==> flow/design.v <==
module codec_fsm #(
	parameter OVERSAMPLE 	= 250,
	parameter DATA_WIDTH 	= 32,
	parameter CHANNELS		= 2
)(
	input	wire 						xclk_i,
	input	wire						reset_n,
	input	wire	signed	[ 31:0 ] 	right_i,
	input	wire	signed	[ 31:0 ] 	left_i,
	output	wire	signed	[ 31:0 ]	right_o,
	output	wire	signed	[ 31:0 ]	left_o,
	output	wire						ready_o,
	output	wire						xck_o,
	output 	wire						bclk_o,
	output 	wire						daclrck_o,
	output	wire						dacdat_o,
	output	wire						adclrck_o,
	input	wire						adcdat_i
);
	localparam BCLK_VALUE = ( OVERSAMPLE / ( DATA_WIDTH * CHANNELS * 2 ) ) - 1;
	localparam LRCK_VALUE = ( OVERSAMPLE / ( CHANNELS ) ) - 1;
	localparam IDLE_S	= 2'b00;
	localparam BCLK_S	= 2'b01;
	reg [ 1:0 ] FSM_STATE = IDLE_S;
	reg [ 31:0 ] dac_right = 0, dac_left = 0, adc_left = 0, adc_right = 0, adc_left_reg = 0, adc_right_reg = 0;
	reg [ 10:0 ] bclk_counter = BCLK_VALUE, lrck_counter = 62;
	reg [ $clog2(DATA_WIDTH)-1:0 ] bits_counter = DATA_WIDTH-1;
	reg lrck = 1, bclk = 1, valid_out = 0;
	reg done = 0;
	always @( posedge xclk_i )
	begin
		if( reset_n == 1'b0 ) begin
			dac_right 		<= 0;
			dac_left 		<= 0;
			adc_left		<= 0;
			adc_right		<= 0;
			lrck			<= 1'b1;
			bclk			<= 1'b1;
			bclk_counter 	<= BCLK_VALUE;
			lrck_counter	<= 62;
			bits_counter	<= 31;
			valid_out		<= 1'b0;
			done 			<= 1'b0;
			FSM_STATE 		<= IDLE_S;
		end
		else begin
			case( FSM_STATE )
				IDLE_S : begin
					adc_left_reg	<= adc_left;
					adc_right_reg	<= adc_right;
					valid_out		<= 1'b1;
					dac_right 		<= 0;
					dac_left		<= 0;
					adc_left		<= 0;
					adc_right		<= 0;
					bclk			<= 1'b0;
					bclk_counter 	<= BCLK_VALUE;
					lrck_counter	<= 62;
					bits_counter	<= 31;
					done 			<= 1'b0;
					dac_right 		<= right_i;
					dac_left 		<= left_i;
					lrck			<= 1'b1;
					FSM_STATE 		<= BCLK_S;
				end
				BCLK_S : begin
					valid_out		<= 1'b0;
					if( bclk_counter == 1'b0 ) begin
						if( bclk == 1'b1 ) begin
							lrck_counter 	<= lrck_counter - 1'b1;
							if( lrck == 1'b1 ) begin
								dac_left 	<= {dac_left[30:0], 1'b0};
							end
							else begin
								dac_right 	<= {dac_right[30:0], 1'b0};
							end
						end
						else begin
							if( ~done ) begin
								if( bits_counter == 1'b0 ) done <= 1'b1;
								if( lrck == 1'b1 ) begin
									adc_left		<= {adc_left[30:0], adcdat_i};
									bits_counter	<= bits_counter - 1'b1;
								end
								else begin
									adc_right 		<= {adc_right[30:0], adcdat_i};
									bits_counter 	<= bits_counter - 1'b1;
								end
							end
						end
						bclk <= !bclk;
						bclk_counter <= BCLK_VALUE;
						if( lrck == 1'b1 && lrck_counter == 0 ) begin
							lrck 			<= 1'b0;
							lrck_counter	<= 62;
							bits_counter	<= 31;
							done <= 1'b0;
							FSM_STATE 		<= BCLK_S;
						end
						if( lrck == 1'b0 && lrck_counter == 0 ) begin
							lrck_counter	<= 62;
							bits_counter	<= 31;
							done <= 1'b0;
							FSM_STATE 		<= IDLE_S;
						end
					end
					else begin
						bclk_counter 	<= bclk_counter - 1'b1;
						FSM_STATE 		<= BCLK_S;
					end
				end
				default : begin
					FSM_STATE <= IDLE_S;
				end
			endcase
		end
	end
	assign xck_o		= xclk_i;
	assign bclk_o	 	= bclk;
	assign daclrck_o 	= lrck;
	assign adclrck_o 	= lrck;
	assign dacdat_o 	= ( lrck == 1'b0 ) ? (dac_right[31]) : (dac_left[31]);
	assign left_o		= adc_left_reg;
	assign right_o		= adc_right_reg;
	assign ready_o		= valid_out;
endmodule
# == Tool chain data of codec_fsm ==
# Tool output for the design above, in the order of the flow.
# Line numbers count from 1 in the design file above.
# Operators: Yosys type, input widths -> output width; for muxes data width and select width s.
# Cell names lack the library's common part.
# The mark n/a stands for no value.
# inputs
top_module,codec_fsm
clock,xclk_i
cell_library,sky130hd
lib_corner,tt_025C_1v80

# == After elaboration ==
# Yosys after proc, flatten, opt, wreduce and memory -nomap, before mapping. Memory bits, and registers merged into a memory's read port (data or address), are not among the register bits. Print and check cells are not counted. Equal cells are merged and count once.
# word_totals
inputBits,67
register_bits,225
# op_classes
n_eq,12
mux,49
addsub,3
logic,1
n_reduce_logical,18
# op_table
cell,count
$mux 32,14
$pmux 32 s2,4
$mux 11,5
$pmux 11 s2,2
$mux 5,5
$sub 11x1->11 const B,2
$logic_not 11->1,2
$ne 4x4->1 const B,4
$ne 2x2->1 const B,7
$reduce_and 4->1,3
$reduce_and 5->1,2
$pmux 5 s2,1
$mux 1,10
$reduce_and 3->1,3
$pmux 1 s2,4
$mux 2,3
$sub 5x1->5 const B,1
$logic_not 5->1,1
$reduce_and 2->1,2
$pmux 2 s2,1
$logic_and 1x1->1,2
$eq 2x1->1 const B,1
$logic_not 2->1,1
$reduce_bool 2->1,1
$not 1->1,1
$logic_not 1->1,1

# == Longest topological paths ==
# Yosys ltp: most cells in a row. Word level: on the elaborated netlist, between registers, memories and ports. Mapped: between sequential cells and ports; inverters and the memories' decode and read muxes count.
# logic_depth
ltp_word,8
abc_area,0
depth_mapped,8

# == After synthesis ==
# Yosys stat after the flow's synthesis: flattened, memories mapped to cells. It holds for the ABC_AREA given above (unset counts as 0); a run with the other value may have another netlist.
# Totals and module areas in this step are rounded.
# mapped
seq_area_um2,5120
ffs,224
mapped_cells,787
area_um2,8770
# by_type
type,count,area_total_um2
dfxtp_1,160,3.2E+03
edfxtp_1,64,1.92E+03
mux2i_1,98,980.941
o211a_1,62,620.595
nand2_1,140,525.504
a21oi_1,45,225.216
nor2_1,50,187.68
clkbuf_1,31,116.362
xnor2_1,8,70.067
buf_6,6,67.565
o41ai_4,2,55.053
ha_1,4,50.048
a211oi_1,6,45.043
buf_2,9,45.043
nand4_1,7,43.792
buf_1,10,37.536
inv_1,10,37.536
or4_1,5,37.536
# Not listed: further types 33, cells in them 70.

# Top module codec_fsm; platform sky130hd; tools Yosys and OpenROAD; 2 stored runs in no particular order. Input and output delays are each 20% of the period that was set; the output load is 0.01 pF.
# "total_power_uw" rests on the timing tool's default activity at the inputs, not on a simulated workload.
# Results are given in rounded form.
# A setting shown as n/a is not set for that run.
stored run,period_ns,CORE_UTILIZATION,SETUP_SLACK_MARGIN,PLACE_DENSITY_LB_ADDON,CORE_MARGIN,TNS_END_PERCENT,GPL_TIMING_DRIVEN,GPL_ROUTABILITY_DRIVEN,SLEW_MARGIN,MAX_ROUTING_LAYER,CAP_MARGIN,CORE_ASPECT_RATIO,CTS_CLUSTER_DIAMETER,yosys_chip_area_um2,die_footprint_um2,post_route_stdcell_area_um2,post_route_util_pct,final_setup_ws_ns,final_setup_tns_ns,holdWs_ns,total_power_uw
record 1,4.5,40,0.81,0.24,8,40,0,1,40,met4,20,n/a,n/a,8770,26900,11500,52.9,0.865,0.000,0.432,4760
record 2,6.27,31,0.84,n/a,2,n/a,n/a,1,20,met5,20,1.21,361,8770,29700,11200,40.5,1.18,0.000,0.432,3280
